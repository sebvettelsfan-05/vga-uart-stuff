==> flow/design.v <==
module pong_controller
#(
    parameter int PADDLE_HEIGHT = 6,
    parameter int PADDLE_ROW = 0,
    parameter int SCREEN_HEIGHT = 30,
    parameter int DELAY = 5000000 
)
(
    input logic clk,
    input logic reset,
    input logic [9:0] vert_cnt,
    input logic [9:0] hori_cnt,
    input logic paddle_up,
    input logic paddle_down,
    input logic start,
    output logic on,
    output logic [5:0] height
);
logic [22:0] cnter;
logic valid_input;
assign valid_input = paddle_up ^ paddle_down;
always_ff @(posedge clk) begin
    if(reset) begin
        height <= 0;
    end 
    else if(valid_input & start) begin
        if(cnter == DELAY) begin
            cnter <= 0;
        end 
        else begin
            cnter <= cnter + 1;
        end 
        if(cnter == DELAY && paddle_down && height !== SCREEN_HEIGHT-PADDLE_HEIGHT-1) begin
            height <= height + 1;
        end
        if(cnter == DELAY && paddle_up && height !== 0) begin
            height <= height - 1;
        end
    end
    else begin
        cnter <= 0;       
    end
end
assign on = (hori_cnt == PADDLE_ROW && vert_cnt <= height + PADDLE_HEIGHT && vert_cnt >= height);
endmodule
module vga_send_image 
#(
    parameter int ACTIVE_HORI = 640,
    parameter int FRONT_PORCH_HORI = 16,
    parameter int SYNC_PULSE_HORI = 96,
    parameter int BACK_PORCH_HORI = 48,
    parameter int ACTIVE_VERT = 480,
    parameter int FRONT_PORCH_VERT = 10,
    parameter int SYNC_PULSE_VERT = 2,
    parameter int BACK_PORCH_VERT = 33,
    parameter int PERIOD_COUNT = 4
)
(
    input logic clk,
    input logic enable,
    input logic HSYNC,
    input logic VSYNC,
    input logic [9:0] v_count,
    input logic [9:0] h_count,
    input logic [11:0] rgb_colour,
    output logic [3:0] RED,
    output logic [3:0] BLUE,
    output logic [3:0] GREEN
);
parameter int hori_res = ACTIVE_HORI+FRONT_PORCH_HORI+SYNC_PULSE_HORI+BACK_PORCH_HORI;
parameter int vert_res = ACTIVE_VERT+FRONT_PORCH_VERT+SYNC_PULSE_VERT+BACK_PORCH_VERT;
logic valid;
assign valid = (h_count < ACTIVE_HORI) && (v_count < ACTIVE_VERT);
always_ff @(posedge clk) begin
    if(enable) begin
        if(valid) begin
            RED <= rgb_colour[11:8];
            GREEN <= rgb_colour[7:4];
            BLUE <= rgb_colour[3:0];
        end
        else begin
            RED <= 4'h0;
            GREEN <= 4'h0;
            BLUE <= 4'h0;
        end
    end
end
endmodule
module VGA_hori_vert_cnt
#(
    parameter int ACTIVE_HORI = 640,
    parameter int FRONT_PORCH_HORI = 16,
    parameter int SYNC_PULSE_HORI = 96,
    parameter int BACK_PORCH_HORI = 48,
    parameter int ACTIVE_VERT = 480,
    parameter int FRONT_PORCH_VERT = 10,
    parameter int SYNC_PULSE_VERT = 2,
    parameter int BACK_PORCH_VERT = 33,
    parameter int PERIOD_COUNT = 4
)
(
    input logic clk,
    input logic reset,
    input logic enable,
    output logic VSYNC,
    output logic HSYNC,
    output logic [9:0] hori_cnt,
    output logic [9:0] vert_cnt
);
parameter int hori_res = ACTIVE_HORI+FRONT_PORCH_HORI+SYNC_PULSE_HORI+BACK_PORCH_HORI;
parameter int vert_res = ACTIVE_VERT+FRONT_PORCH_VERT+SYNC_PULSE_VERT+BACK_PORCH_VERT;
parameter int hori_tot_time = ACTIVE_HORI+FRONT_PORCH_HORI+BACK_PORCH_HORI;
parameter int vert_tot_time = ACTIVE_VERT+FRONT_PORCH_VERT+BACK_PORCH_VERT;
logic pixel_clk;
downcounter #(.PERIOD(PERIOD_COUNT)) pixel_clock(
    .clk(clk),
    .reset(reset),
    .enable(enable),
    .zero(pixel_clk)
); 
always_ff @(posedge clk) begin
    if(reset) begin
        hori_cnt <= 0;
        vert_cnt <= 0;
    end
    else if (pixel_clk) begin
        if(hori_cnt == hori_res-1) begin
            hori_cnt <= 0;
            if(vert_cnt == vert_res-1) begin
                vert_cnt <= 0;
            end
            else begin
                vert_cnt <= vert_cnt + 1;
            end
        end 
        else begin
            hori_cnt <= hori_cnt + 1;
        end 
    end
end
assign HSYNC = ((hori_cnt >= (ACTIVE_HORI+FRONT_PORCH_HORI)) && (hori_cnt < (ACTIVE_HORI+FRONT_PORCH_HORI+SYNC_PULSE_HORI))) ? 1'b0 : 1'b1;
assign VSYNC = ((vert_cnt >= (ACTIVE_VERT+FRONT_PORCH_VERT)) && (vert_cnt < (ACTIVE_VERT+FRONT_PORCH_VERT+SYNC_PULSE_VERT))) ? 1'b0 : 1'b1;
endmodule
module downcounter #(
    parameter int PERIOD = 1000   
) (
    input  logic clk,     
    input  logic reset,   
    input  logic enable,  
    output logic zero     
);
    localparam int COUNT_WIDTH = $clog2(PERIOD);
    logic [COUNT_WIDTH-1:0] count;
    always_ff @(posedge clk) begin
        if (reset) begin
            count <= PERIOD - 1;
            zero  <= 0;
        end else if (enable) begin
            if (count == 0) begin
                count <= PERIOD - 1;
                zero  <= 1;
            end else begin
                count <= count - 1;
                zero  <= 0;
            end
        end else
            zero <= 0;
    end
endmodule
module controller_test(
    input logic clk,
    input logic reset,
    input logic btnU,
    input logic btnL,
    input logic btnR,
    input logic btnD,
    output logic [3:0] vgaRed,
    output logic [3:0] vgaGreen,
    output logic [3:0] vgaBlue,
    output logic Vsync,
    output logic Hsync
);
logic [9:0] hori_cnt;
logic [9:0] vert_cnt;
logic [9:0] split_hori;
logic [9:0] split_vert;
logic [11:0] rgb_colour;
logic on_L;
logic on_R;
logic on;
assign split_hori = hori_cnt >> 4;
assign split_vert = vert_cnt >> 4;
VGA_hori_vert_cnt test1(
    .clk(clk),
    .reset(reset),
    .enable(1'b1),
    .VSYNC(Vsync),
    .HSYNC(Hsync),
    .hori_cnt(hori_cnt),
    .vert_cnt(vert_cnt)
);
pong_controller left(
    .clk(clk),
    .reset(reset),
    .vert_cnt(split_vert),
    .hori_cnt(split_hori),
    .paddle_down(btnD),
    .paddle_up(btnL),
    .on(on_L)
);
pong_controller #(.PADDLE_ROW(39)) right
(
    .clk(clk),
    .reset(reset),
    .vert_cnt(split_vert),
    .hori_cnt(split_hori),
    .paddle_down(btnR),
    .paddle_up(btnU),
    .on(on_R)
);
vga_send_image test2(
    .clk(clk),
    .enable(1'b1),
    .HSYNC(Hsync),
    .VSYNC(Vsync),
    .v_count(vert_cnt),
    .h_count(hori_cnt),
    .rgb_colour(rgb_colour),
    .RED(vgaRed),
    .BLUE(vgaBlue),
    .GREEN(vgaGreen)
);
assign on = on_L | on_R;
always_comb begin
    if(on) begin 
        rgb_colour = 12'hFFF;
    end
    else begin
        rgb_colour = 12'h000;
    end
end 
endmodule
== From RTL to reports: controller_test ==
What the tools print for controller_test, step after step.
Lines are those of the file above, counted from 1.
The mark n/a stands for no value.
Design
  design top: controller_test
  clock: clk
  standard-cell library: sky130hd
  timing corner: tt_025C_1v80

== Word level ==
Yosys after proc, flatten, opt, wreduce and memory -nomap, before mapping. Memory bits, and registers merged into a memory's read port (data or address), are not among the register bits. Print and check cells are not counted. Equal cells are merged and count once.
Bit counts
  bits in registers: 93
  input port bits: 6
  word-level cells: 83
Cells by class
  add/sub/neg operators: 11
  magnitude comparators: 10
  eq/ne operators: 9
  multiplexer cells: 10
  bitwise operators: 7
  reduce/logical cells: 25
Operator list (count)
  6-bit by 32-bit less-or-equal comparator with 1-bit output: 2
  23-bit by 1-bit adder with 23-bit output with constant B: 2
  23-bit equality test with constant B: 2
  6-bit 2-to-1 mux: 4
  10-bit by 1-bit adder with 10-bit output with constant B: 2
  10-bit less-than comparator with constant B: 2
  10-bit equality test with constant B: 2
  10-bit by 9-bit less-than comparator with 1-bit output with constant B: 2
  10-bit 2-to-1 mux: 2
  1-bit logical AND: 15
  6-bit by 3-bit adder with 7-bit output with constant B: 2
  6-bit by 1-bit adder with 6-bit output with constant B: 2
  6-bit by 1-bit subtractor with 6-bit output with constant B: 2
  6-bit by 1-bit !== test with 1-bit output with constant B: 2
  6-bit by 5-bit !== test with 1-bit output with constant B: 2
  6-bit greater-or-equal comparator: 2
  12-bit 2-to-1 mux: 1
  10-bit greater-or-equal comparator with constant B: 1
  10-bit by 9-bit greater-or-equal comparator with 1-bit output with constant B: 1
  10-bit zero test: 1
  2-bit AND reduction: 3
  2-bit OR reduction: 3
  6-bit equality test with constant B: 1
  2-bit nonzero test: 2
  1-bit 2-to-1 mux: 3
  1-bit AND: 2
  1-bit XOR: 2
  1-bit NOT: 2
Not listed: further kinds 3, cells in them 3.

== Depth ==
Depth = most cells in a row (Yosys ltp): at word level without a register or memory, in the mapped netlist without a sequential cell, where the memories' decode and read muxes count.
Depth
  word-level depth: 6
  ABC_AREA: 0
  mapped depth: 6
  mapped depth without buffers: 6

== Mapped cells and area ==
The flow's flattened synthesis, as Yosys stat reports it; memories are mapped. The netlist is that of the ABC_AREA named above (0 if unset); the other value can give another one.
Totals and module areas in this step are rounded.
Synthesis totals
  standard cells after synthesis: 158
  chip area (Yosys): 1320 um^2
  sequential area: 480 um^2
  flip-flops: 24
Cell types (count)
  sky130_fd_sc_hd__dfxtp_1: 24
  sky130_fd_sc_hd__buf_4: 11
  sky130_fd_sc_hd__xnor2_1: 9
  sky130_fd_sc_hd__nor2_1: 20
  sky130_fd_sc_hd__ha_1: 5
  sky130_fd_sc_hd__nand3_1: 11
  sky130_fd_sc_hd__nand2_1: 12
  sky130_fd_sc_hd__inv_1: 10
  sky130_fd_sc_hd__nand4_1: 6
  sky130_fd_sc_hd__xor2_1: 4
  sky130_fd_sc_hd__nor4_1: 5
  sky130_fd_sc_hd__nor3_1: 6
  sky130_fd_sc_hd__or4_4: 2
  sky130_fd_sc_hd__a21oi_1: 4
  sky130_fd_sc_hd__o211a_1: 2
  sky130_fd_sc_hd__nand4b_1: 2
  sky130_fd_sc_hd__and3_1: 2
  sky130_fd_sc_hd__nand2b_1: 2
Not listed: further types 19, cells in them 21.
The figures by module come from a second, unflattened synthesis with its own total; it is not the netlist above.
Unflattened totals
  cell total of the unflattened synthesis: 624
  area total of the unflattened synthesis: 6040 um^2
Rows give one instance, submodules left out.
Modules
  pong_controller #(PADDLE_ROW=39): times used 1, cells 235, area 2260 um^2, seq. area 811 um^2
  pong_controller: times used 1, cells 224, area 2130 um^2, seq. area 811 um^2
  VGA_hori_vert_cnt: times used 1, cells 121, area 1030 um^2, seq. area 400 um^2
  vga_send_image: times used 1, cells 28, area 475 um^2, seq. area 360 um^2
  downcounter #(PERIOD=4): times used 1, cells 13, area 123 um^2, seq. area 60.1 um^2
  controller_test: times used 1, cells 3, area 13.8 um^2, seq. area 0.0 um^2

== Path before layout ==
Path of least setup slack by OpenSTA after synthesis, without wires, with an ideal clock, recovery checks aside; 20% of the period is set as input and as output delay. Where synthesis merged equal registers, the netlist keeps one of their names.
Path post-synthesis
  kind: register -> register
  from: register test1.vert_cnt[4]
  to: register test1.vert_cnt[3]
  period: 1750 ps
  setup time: 137 ps
  arrival: 1596 ps
  data required time: 1613 ps
  slack: 17 ps
  delay of the path: 1733 ps
  stages on the path: 6
  path buffers: 1
  synthesis period reached: 1733 ps
"delay of the path" = arrival - input delay + setup time.
"stages on the path" counts driving pins, that of a launching flip-flop among them; a cell with two outputs on the path counts twice.
"synthesis period reached" is the clock period less the worst setup slack; recovery checks do not enter. This is arithmetic on one report: input and output delays are still those of the set period (20% each).
The rows between start and end are the longest chain of elaborated cells between them; the timing report does not say that the signal goes this way. Where chains are equally long, one stands for them.
Each line given opens the expression or statement behind the cell; cells for indexed reads and writes are added by Yosys, which also makes memories of some case tables.
At most two assigning lines are given for a register; there are more.
On the way, post-synthesis
  cell sequence: sky130_fd_sc_hd__dfxtp_1 sky130_fd_sc_hd__buf_6 sky130_fd_sc_hd__or4_4 sky130_fd_sc_hd__or4_4 sky130_fd_sc_hd__nand4b_1 sky130_fd_sc_hd__o311ai_1
  cells in the longest elaborated chain: 2
RTL lines, path post-synthesis
  from (decl): line 108  | output logic [9:0] vert_cnt
  from (assign): line 124  | vert_cnt <= 0;
  from (assign): line 133  | vert_cnt <= vert_cnt + 1;
  10-bit equality test: line 129  | if(vert_cnt == vert_res-1) begin
  10-bit 2-to-1 mux: line 129
  to (assign): line 130  | vert_cnt <= 0;
  to (assign): line 133
  to (decl): line 108

== Timing after layout ==
From the final timing report of job 1: the path of least setup slack in the routed layout; clock arrival at registers is part of the times.
The path's times are printed in steps of 10 ps; the period is the one set.
Path post-layout
  kind: register -> output
  from: register test1.vert_cnt[3]
  to: output Vsync
  period: 3100 ps
  output delay: 620 ps
  arrival: 1730 ps
  data required time: 2480 ps
  slack: 750 ps
  stages on the path: 5
  path buffers: 1
The rows between start and end are the longest chain of elaborated cells between them; the timing report does not say that the signal goes this way. Where chains are equally long, one stands for them.
At most two assigning lines are given for a register; there are more.
On the way, post-layout
  cell sequence: sky130_fd_sc_hd__dfxtp_1 sky130_fd_sc_hd__inv_1 sky130_fd_sc_hd__nor4_1 sky130_fd_sc_hd__nand3_1 sky130_fd_sc_hd__clkdlybuf4s50_1
  cells in the longest elaborated chain: 3
RTL lines, path post-layout
  from (decl): line 108  | output logic [9:0] vert_cnt
  from (assign): line 124  | vert_cnt <= 0;
  from (assign): line 133  | vert_cnt <= vert_cnt + 1;
  10-bit by 9-bit greater-or-equal comparator with 1-bit output: line 142  | assign VSYNC = ((vert_cnt >= (ACTIVE_VERT+FRONT_PORCH_VERT)) && (vert_cnt < (ACTIVE_VERT+FRONT_PORCH_VERT+SYNC ...
  1-bit logical AND: line 142
  1-bit 2-to-1 mux: line 142
  to (decl): line 180  | output logic Vsync,

Appendix: measured runs

Module controller_test, platform sky130hd: 2 stored runs of the flow (Yosys, OpenROAD) with differing settings, in no particular order. Input and output delays are each 20% of the period that was set; the output load is 0.01 pF.
"period achieved" is the run's clock period less its worst setup slack. It is reckoned from that one timing run; input and output delays stay at 20% of the period that was set.
Values from the reports are rounded here.

==> job 1: settings <==
{ "period_ns": 3.1, "CORE_UTILIZATION": 49, "PLACE_DENSITY_LB_ADDON": 0.15, "HOLD_SLACK_MARGIN": -0.0, "GPL_ROUTABILITY_DRIVEN": 1, "CTS_CLUSTER_SIZE": 30, "SLEW_MARGIN": 5, "MIN_ROUTING_LAYER": "met2", "CAP_MARGIN": 20, "CORE_MARGIN": 2 }
==> job 1: results <==
area of the synthesized netlist: 1320 um^2
utilization after routing: 57.6 %
die size: 3130 um^2
std-cell area (final layout): 1450 um^2
worst setup slack after layout: 751 ps
smallest hold slack: 410 ps
period achieved: 2349 ps

==> job 2: settings <==
{ "period_ns": 1.46, "CORE_UTILIZATION": 15, "SETUP_SLACK_MARGIN": 0.2, "PLACE_DENSITY_LB_ADDON": 0.12, "CELL_PAD_IN_SITES_GLOBAL_PLACEMENT": 2, "CELL_PAD_IN_SITES_DETAIL_PLACEMENT": 2, "TNS_END_PERCENT": 70, "ABC_AREA": 0, "GPL_TIMING_DRIVEN": 0, "SLEW_MARGIN": 25, "CAP_MARGIN": 20, "CORE_MARGIN": 2 }
==> job 2: results <==
area of the synthesized netlist: 1320 um^2
std-cell area (final layout): 2310 um^2
period achieved: 1668 ps
utilization after routing: 26.8 %
smallest hold slack: 388 ps
worst setup slack after layout: -208 ps
die size: 9580 um^2
