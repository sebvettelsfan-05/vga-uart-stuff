==> flow/design.v <==
module uart_rec 
#(
    parameter int PERIOD = 10417
)
(
    input logic clk,
    input logic serial_in,
    output logic drdy,
    output logic [7:0] data
);
parameter int HALF_PERIOD = PERIOD/2;
typedef enum {s_START, s_VERIFY, s_SAMPLE, s_FINISH } STATE;
logic pre_ser_in;
logic [$clog2(PERIOD)-1:0] cnter;
logic [$clog2(9)-1 : 0] index;
logic [7:0] data_inter;
int i;
STATE current_state = s_START;
always_ff @(posedge clk) begin
    case(current_state) 
    s_START: begin
        drdy <= 0;
        cnter <= 0;
        index <= 0;
        data_inter <= 0;
        pre_ser_in <= serial_in;
        if (pre_ser_in & ~serial_in) begin
            current_state <= s_VERIFY;
        end 
        else begin
            current_state <= s_START;
        end
    end
    s_VERIFY: begin
        if(cnter == HALF_PERIOD-1)begin
            cnter <= 0;
            drdy <= 0;
            if(~serial_in) begin
                current_state <= s_SAMPLE;
            end
            else begin
                current_state <= s_START;
            end 
        end
        else begin
            cnter <= cnter + 1;
        end
    end
    s_SAMPLE: begin
        if(cnter == PERIOD-1) begin
            cnter <= 0;
            drdy <= 0;
            if(index <= 7) begin
                for(int i = 1; i < 8; i++) begin
                    data_inter[i-1] <= data_inter[i];
                end
                data_inter[7] <= serial_in;
                index <= index + 1;
            end
            else begin
                current_state <= s_FINISH;
            end 
        end
        else begin
            cnter <= cnter + 1;
        end
    end
    s_FINISH: begin
        drdy <= 1;
        data <= data_inter;
        current_state <= s_START;
    end
    endcase
end
endmodule
module uart_trans
#(
    parameter int PERIOD = 10417
)
(
    input logic clk,
    input logic [7:0] data_to_send,
    input logic enable,
    output logic serial_out,
    output logic done
);
typedef enum {s_START, s_SSEQUENCE, s_SHIFTTRANS} STATE;
STATE current_state = s_START;
logic [$clog2(PERIOD)-1:0] cnter;
logic [$clog2(9)-1 : 0] index;
logic [7:0] shift_reg;
int i;
always_ff @(posedge clk) begin
    case(current_state)
    s_START: begin
        serial_out <= 1;
        done <= 0;
        cnter <= 0;
        index <= 0;
        shift_reg <= 0;
        if(enable) begin
            shift_reg <= data_to_send;
            current_state <= s_SSEQUENCE;
        end 
        else begin
            current_state <= s_START;
        end 
    end
    s_SSEQUENCE: begin
        serial_out <= 0;
        if(cnter == PERIOD-1) begin
            current_state <= s_SHIFTTRANS;
            cnter <=0;
        end
        else begin
            cnter <= cnter + 1;
        end 
    end
    s_SHIFTTRANS: begin
        serial_out <= shift_reg[0];
        if(index <= 7) begin
            if(cnter == PERIOD-1) begin
                cnter <= 0;
                index <= index + 1;
                shift_reg[7] <= 0;
                for(int i = 1; i < 8; i++) begin
                    shift_reg[i-1] <= shift_reg[i];
                end
            end
            else begin
                cnter <= cnter + 1;
            end 
        end
        else begin
            done <= 1;
            current_state <= s_START;
        end
    end
    endcase
end
endmodule
module digit_multiplexor (
    input  logic [3:0] sec_dig1,
    input  logic [3:0] sec_dig2,
    input  logic [3:0] min_dig1,
    input  logic [3:0] min_dig2,
    input  logic [3:0] selector,
    input  logic [3:0] decimal_point, 
    output logic [3:0] time_digit,
    output logic       dp_in
);
    always_comb begin
        case (selector)
            4'b0001: time_digit = sec_dig1;    
            4'b0010: time_digit = sec_dig2;    
            4'b0100: time_digit = min_dig1;    
            4'b1000: time_digit = min_dig2;    
            default: time_digit = 4'b0000;     
        endcase
    end
    always_comb begin
        case (selector)
            4'b0001: dp_in = decimal_point[0];    
            4'b0010: dp_in = decimal_point[1];    
            4'b0100: dp_in = decimal_point[2];    
            4'b1000: dp_in = decimal_point[3];    
            default: dp_in = 0;     
        endcase
    end
endmodule
module seven_segment_decoder (
    output logic       CA,
    output logic       CB,
    output logic       CC,
    output logic       CD,
    output logic       CE,
    output logic       CF,
    output logic       CG,
    output logic       DP,
    input  logic       dp_in,
    input  logic [3:0] data
);
    logic [6:0] decoded_bits;
    always_comb begin
        case (data)                  
            4'b0000: decoded_bits = 7'b1111110;  
            4'b0001: decoded_bits = 7'b0110000;  
            4'b0010: decoded_bits = 7'b1101101;  
            4'b0011: decoded_bits = 7'b1111001;  
            4'b0100: decoded_bits = 7'b0110011;  
            4'b0101: decoded_bits = 7'b1011011;  
            4'b0110: decoded_bits = 7'b1011111;  
            4'b0111: decoded_bits = 7'b1110000;  
            4'b1000: decoded_bits = 7'b1111111;  
            4'b1001: decoded_bits = 7'b1111011;  
            4'b1010: decoded_bits = 7'b1110111;  
            4'b1011: decoded_bits = 7'b1111111;  
            4'b1100: decoded_bits = 7'b1001110;  
            4'b1101: decoded_bits = 7'b1111110;  
            4'b1110: decoded_bits = 7'b1001111;  
            4'b1111: decoded_bits = 7'b1000111;  
            default: decoded_bits = 7'b0000000;  
        endcase                      
    end                              
    assign DP = ~dp_in;  
    assign CA = ~decoded_bits[6];
    assign CB = ~decoded_bits[5];
    assign CC = ~decoded_bits[4];
    assign CD = ~decoded_bits[3];
    assign CE = ~decoded_bits[2];
    assign CF = ~decoded_bits[1];
    assign CG = ~decoded_bits[0];
endmodule
module seven_segment_digit_selector (
    input logic        clk,
    input logic        reset,
    output logic [3:0] digit_select,
    output logic [3:0] an_outputs
);
    logic [3:0] d, q;
    logic [16:0] count;
    always_ff @(posedge clk) begin
        if (reset) begin
            count <= 17'b0;
        end else begin
            count <= count + 1;
        end
    end
    always_ff @(posedge clk) begin
        if (reset) begin
            q <= 4'b1111;
        end else if (count == 17'b0) begin
            if (q[0] && q[1]) begin
                q <= 4'b1000;
            end else begin
                q <= d;
            end
        end
    end
    assign d[0] = q[3];
    assign d[1] = q[0];
    assign d[2] = q[1];
    assign d[3] = q[2];
    assign digit_select = q;
    assign an_outputs = ~q;
endmodule
module seven_segment_display_subsystem (
    input  logic        clk,
    input  logic        reset,
    input  logic [3:0]  sec_dig1,  
    input  logic [3:0]  sec_dig2,  
    input  logic [3:0]  min_dig1,  
    input  logic [3:0]  min_dig2,  
    input  logic [3:0] decimal_point, 
    output logic        CA, CB, CC, CD, CE, CF, CG, DP,  
    output logic        AN1, AN2, AN3, AN4  
);
    logic [3:0] digit_to_display;
    logic [3:0] digit_select;
    logic [3:0] an_outputs;
    logic       in_DP, out_DP;
    digit_multiplexor DIGIT_MUX (
        .sec_dig1(  sec_dig1),   
        .sec_dig2(  sec_dig2),   
        .min_dig1(  min_dig1),   
        .min_dig2(  min_dig2),   
        .selector(  digit_select),  
        .decimal_point(decimal_point),
        .time_digit(digit_to_display),   
        .dp_in(in_DP)  
    );
    seven_segment_digit_selector DIGIT_SELECTOR (
        .clk(         clk),          
        .reset(       reset),        
        .digit_select(digit_select),  
        .an_outputs(  an_outputs)    
    );
    seven_segment_decoder SEG_DECODER (
        .data( digit_to_display),  
        .dp_in( in_DP),            
        .CA( CA), .CB( CB), .CC( CC), .CD( CD), .CE( CE), .CF( CF), .CG( CG),  
        .DP( out_DP)               
    );
    assign AN1 = an_outputs[0];
    assign AN2 = an_outputs[1];
    assign AN3 = an_outputs[2];
    assign AN4 = an_outputs[3];
    assign DP = out_DP;   
endmodule
module top_level(
    input logic clk,
    input logic reset,
    input logic RsRx,
    input logic btnU,
    output logic RsTx,
    output logic CA, CB, CC, CD, CE, CF, CG, DP,
    output logic AN1, AN2, AN3, AN4,
    output logic [15:0] led
);
logic [7:0] data;
logic drdy;
logic [7:0] data_rdy;
logic enable_rx;    
logic done_rx;
logic prev_but;
uart_rec Reciever(
    .clk(clk),
    .serial_in(RsRx),
    .drdy(drdy),
    .data(data)
);
uart_trans Transmitter(
    .clk(clk),
    .data_to_send(8'd61),
    .enable(enable_rx),
    .serial_out(RsTx),
    .done(done_rx)
);
always_ff @(posedge clk) begin
    if(drdy) begin
        data_rdy <= data;
    end 
end
always_ff @(posedge clk) begin
    prev_but <= btnU;
    if(prev_but & ~btnU) begin
        enable_rx <= 1;
    end
    else begin
        enable_rx <= 0;
    end
end
seven_segment_display_subsystem SEVEN_SEGMENT_DISPLAY(
    .clk(clk), 
    .reset(reset), 
    .sec_dig1(data_rdy[3:0]),      
    .sec_dig2(data_rdy[7:4]),      
    .min_dig1(4'b0000),     
    .min_dig2(4'b0000),    
    .decimal_point(4'b0000),
    .CA(CA), .CB(CB), .CC(CC), .CD(CD), 
    .CE(CE), .CF(CF), .CG(CG), .DP(DP), 
    .AN1(AN1), .AN2(AN2), .AN3(AN3), .AN4(AN4)    
);
endmodule 
== Tool chain data of top_level ==
Tool output for the design above, in the order of the flow.
Lines are those of the file above, counted from 1.
Operators: Yosys type, input widths -> output width; for muxes data width and select width s.
Cell names lack the library's common part.
Not given: --
Set-up
  top module: top_level
  clock input: clk
  standard-cell library: sky130hd
  timing corner: tt_025C_1v80

== Word-level counts ==
Counts by Yosys on the flattened word-level netlist (proc, flatten, opt, wreduce; memories kept). Register bits leave out memories and registers merged into their read ports (data or address). Print and check cells are left out.
Memory sizes are those after Yosys's memory passes, which may raise the word count (mostly to a power of two), join words into wider ones and drop unused or constant bits.
Operators by class
  $add $sub $neg: 5
  $mul: 0
  divide/modulo/power cells: 0
  order comparisons: 2
  eq/ne operators: 18
  shift operators: 0
  multiplexer cells: 78
  bitwise logic cells: 12
  reduce/logical cells: 15
Operators by type and width (count)
  $mux 32: 5
  $pmux 32 s4: 1
  $eq 32x2->1 const B: 3
  $pmux 32 s3: 1
  $pmux 14 s3: 2
  $eq 32x1->1 const B: 2
  $logic_not 32->1: 2
  $mux 14: 4
  $mux 1: 38
  $pmux 1 s2: 16
  $add 14x1->14 const B: 2
  $eq 14x14->1 const B: 2
  $pmux 4 s2: 3
  $mux 4: 5
  $add 17x1->17 const B: 1
  $logic_not 17->1: 1
  $eq 14x13->1 const B: 1
  $ne 2x1->1 const B: 6
  $reduce_and 3->1: 4
  $not 1->1: 9
  $add 4x1->4 const B: 2
  $le 4x3->1 const B: 2
  $reduce_bool 3->1: 2
  $ne 2x2->1 const B: 2
  $reduce_bool 2->1: 2
  $eq 4x1->1 const B: 1
  $eq 4x2->1 const B: 1
  $not 4->4: 1
Not listed: further kinds 8, cells in them 9.
Bit counts
  flip-flop bits (word level): 158
  latch bits: 0
  RAM bits: 0
  ROM bits: 112
  clocked read ports x word width: 0
  memory cells: 1
  bits of input ports: 4
  output and inout bits: 29
  cells after elaboration: 148
Memories
  (name not given): depth 16, width 7, read ports 1, write ports 0, line 185  | case (data)

== Longest topological paths ==
Yosys ltp: most cells in a row. Word level: on the elaborated netlist, between registers, memories and ports. Mapped: between sequential cells and ports; inverters and the memories' decode and read muxes count.
Logic depth
  depth in word-level cells: 4
  ABC_AREA: 1
  gate-level depth with buffers: 12

== Mapped cells and area ==
Source: synth_stat.txt of the flow (Yosys; design flattened, memories mapped). It holds for the ABC_AREA given above (unset counts as 0); a run with the other value may have another netlist.
Totals and module areas in this step are rounded.
Cell types (count)
  edfxtp_1: 73
  dfxtp_1: 23
  nand2_1: 122
  inv_1: 87
  nor2_1: 79
  ha_1: 22
  nand3_1: 39
  buf_4: 17
  a21oi_1: 25
  o21ai_0: 13
  xor2_1: 7
  nand4_1: 9
  nor3_1: 11
  xnor2_1: 5
  nor3b_1: 5
  nand2_2: 5
  nor2_2: 5
  nor2_4: 2
Other cell types: 17; their cells: 27.
Synthesis totals
  mapped cells: 576
  mapped area: 0.005 mm²
  area of sequential cells: 0.0027 mm²
  flip-flop cells: 96

== Timing after synthesis ==
Source: OpenSTA report_checks on the synthesized netlist (no wires, ideal clock, input and output delay 20% of the period each), path of least setup slack; recovery checks are left aside. Register names are those of the netlist, which keeps one name where synthesis merged equal registers.
Timing after synthesis
  path kind: register to output
  from: register SEVEN_SEGMENT_DISPLAY.DIGIT_SELECTOR.q[1]
  to: output port CA
  clock period: 2.64 ns
  external output delay: 0.528 ns
  launch time at the first pin: 0.000 ns
  data arrival time: 1.582 ns
  required time: 2.112 ns
  path slack: 0.530 ns
  path delay: 1.582 ns
  stages on the path: 10
  path buffers: 0
  period reached after synthesis: 2.11 ns
"path delay" = arrival - input delay + setup time.
A path that ends at an output port has no setup time.
"stages on the path" counts driving pins, that of a launching flip-flop among them; a cell with two outputs on the path counts twice.
"period reached after synthesis" = period - worst setup slack (recovery checks aside). The figure is calculated, with input and output delays left at 20% of the set period.
The rows between start and end are the longest chain of elaborated cells between them; the timing report does not say that the signal goes this way. Where chains are equally long, one stands for them.
A line is the first line of the expression or statement that the cell stems from. Yosys adds cells for indexed reads and writes and turns some case tables into memories.
A memory read counts as a cell of the chain, while the word-level depth stops at memories.
A register here has more assigning lines than the two given.
Between the ends, after synthesis
  cell sequence: dfxtp_1 -> inv_1 -> nor2_2 -> nand2_1 -> o22ai_1 -> ha_1 -> inv_1 -> nor2_1 -> inv_1 -> a21oi_1
  length of the longest elaborated chain: 4
  elaborated cells on any way between the ends: 5
  classes of those cells: eq/ne: 2; mux: 1; logic: 1; memory: 1
RTL lines, path after synthesis
  start: declaration: line 220  | logic [3:0] d, q;
  start: assignment: line 231  | q <= 4'b1111;
  start: assignment: line 236  | q <= d;
  $eq 4x2->1: line 153  | case (selector)
  $pmux 4 s2: line 153
  $mem_v2 16x7: line 185  | case (data)
  $not 1->1: line 206  | assign CA = ~decoded_bits[6];
  end: declaration: line 296  | output logic CA, CB, CC, CD, CE, CF, CG, DP,
Nets of the timed path that keep an RTL name, with a line that drives or declares them; the list need not be complete.
Nets with RTL names, path after synthesis
  AN2: line 245  | assign an_outputs = ~q;

== Timing after layout ==
Path of least setup slack in the final report of run 1 (OpenROAD, finished layout, wires in). Where an end is a register, its clock arrival counts in the times.
Timing after layout
  path kind: register to output
  from: register SEVEN_SEGMENT_DISPLAY.DIGIT_SELECTOR.q[1]
  to: output port CE
  clock period: 1.44 ns
  external output delay: 0.29 ns
  launch time at the first pin: 0.35 ns
  data arrival time: 1.85 ns
  required time: 1.15 ns
  path slack: -0.70 ns
  stages on the path: 11
  path buffers: 1
The rows between start and end are the longest chain of elaborated cells between them; the timing report does not say that the signal goes this way. Where chains are equally long, one stands for them.
A memory read counts as a cell of the chain, while the word-level depth stops at memories.
A register here has more assigning lines than the two given.
Between the ends, after layout
  cell sequence: dfxtp_4 -> inv_4 -> nor2_4 -> nand2_2 -> o22ai_4 -> inv_2 -> ha_4 -> nand2_4 -> nand2_4 -> o21ai_2 -> buf_2
  length of the longest elaborated chain: 4
  elaborated cells on any way between the ends: 5
  classes of those cells: eq/ne: 2; mux: 1; logic: 1; memory: 1
RTL lines, path after layout
  start: declaration: line 220  | logic [3:0] d, q;
  start: assignment: line 231  | q <= 4'b1111;
  start: assignment: line 236  | q <= d;
  $eq 4x2->1: line 153  | case (selector)
  $pmux 4 s2: line 153
  $mem_v2 16x7: line 185  | case (data)
  $not 1->1: line 210  | assign CE = ~decoded_bits[2];
  end: declaration: line 296  | output logic CA, CB, CC, CD, CE, CF, CG, DP,

Ticket comment

Flow measurements of top_level on sky130hd: 2 stored runs with different settings, listed in no order. Input and output delays are each 20% of the period that was set; the output load is 0.01 pF.
By "achieved clock period" is meant the clock period of the run minus its worst setup slack. This is arithmetic on one report: input and output delays are still those of the set period (20% each).
By "worst setup path time" is meant the share of the clock period that the worst setup path is allowed (20% is reserved at inputs, 20% at outputs), minus its slack. Clock arrival times at its registers enter into it.
"power" is the tool's figure for a default switching activity; nothing was simulated.
The measured numbers are rounded.

Run 1
==> flow/run.sh <==
#!/bin/bash
# the make line also repeats the synthesis and layout settings of config.mk as NAME=value (left out here)
make -C /OpenROAD-flow-scripts/flow DESIGN_CONFIG=/design/flow/config.mk WORK_HOME=/design/flow/orfs CLKGATE_MAP_FILE= finish
==> flow/config.mk <==
export PLATFORM = sky130hd
export DESIGN_NAME = top_level
export DESIGN_NICKNAME = top_level
export VERILOG_FILES = /design/flow/design.v
export SDC_FILE = /design/flow/constraint.sdc
export NUM_CORES = 4
export LEC_CHECK = 0
export ABC_AREA = 1
export CAP_MARGIN = 20
export CORE_MARGIN = 7
export CORE_UTILIZATION = 16
export CTS_CLUSTER_DIAMETER = 219
export CTS_CLUSTER_SIZE = 12
export GPL_ROUTABILITY_DRIVEN = 0
export MAX_ROUTING_LAYER = met4
export PLACE_DENSITY_LB_ADDON = 0.18
export SETUP_SLACK_MARGIN = 0.1
export SLEW_MARGIN = 20
==> flow/constraint.sdc <==
create_clock -name core_clock -period 1.44 [get_ports {clk}]
set_input_delay 0.2880 -clock core_clock [delete_from_list [all_inputs] [get_ports {clk}]]
set_output_delay 0.2880 -clock core_clock [all_outputs]
set_load 0.01 [all_outputs]

==> results of run 1 <==
chip area after synthesis (Yosys): 0.005 mm²
die area: 0.037 mm²
standard-cell area of the final layout: 0.0078 mm²
utilization: 0.25
worst setup slack after layout: -0.70 ns
total negative slack: -13 ns
worst hold slack: 0.40 ns
power: 14 mW
achieved clock period: 2.138 ns
worst setup path time: 1.85 ns
worst setup path kind: register to output

Run 2
==> flow/run.sh <==
#!/bin/bash
# the make line also repeats the synthesis and layout settings of config.mk as NAME=value (left out here)
make -C /OpenROAD-flow-scripts/flow DESIGN_CONFIG=/design/flow/config.mk WORK_HOME=/design/flow/orfs CLKGATE_MAP_FILE= finish
==> flow/config.mk <==
export PLATFORM = sky130hd
export DESIGN_NAME = top_level
export DESIGN_NICKNAME = top_level
export VERILOG_FILES = /design/flow/design.v
export SDC_FILE = /design/flow/constraint.sdc
export NUM_CORES = 4
export LEC_CHECK = 0
export CAP_MARGIN = 25
export CORE_MARGIN = 2
export CORE_UTILIZATION = 29
export CTS_CLUSTER_DIAMETER = 205
export CTS_CLUSTER_SIZE = 53
export GPL_ROUTABILITY_DRIVEN = 0
export MAX_ROUTING_LAYER = met5
export PLACE_DENSITY_LB_ADDON = 0.06
export SETUP_SLACK_MARGIN = -0.31
export SLEW_MARGIN = 20
export TNS_END_PERCENT = 75
==> flow/constraint.sdc <==
create_clock -name core_clock -period 4.19 [get_ports {clk}]
set_input_delay 0.8380 -clock core_clock [delete_from_list [all_inputs] [get_ports {clk}]]
set_output_delay 0.8380 -clock core_clock [all_outputs]
set_load 0.01 [all_outputs]

==> results of run 2 <==
chip area after synthesis (Yosys): 0.0048 mm²
die area: 0.018 mm²
standard-cell area of the final layout: 0.0055 mm²
utilization: 0.33
worst setup slack after layout: 0.61 ns
total negative slack: 0.000 ns
worst hold slack: 0.42 ns
power: 3.5 mW
achieved clock period: 3.575 ns
worst setup path time: 2.74 ns
worst setup path kind: register to output
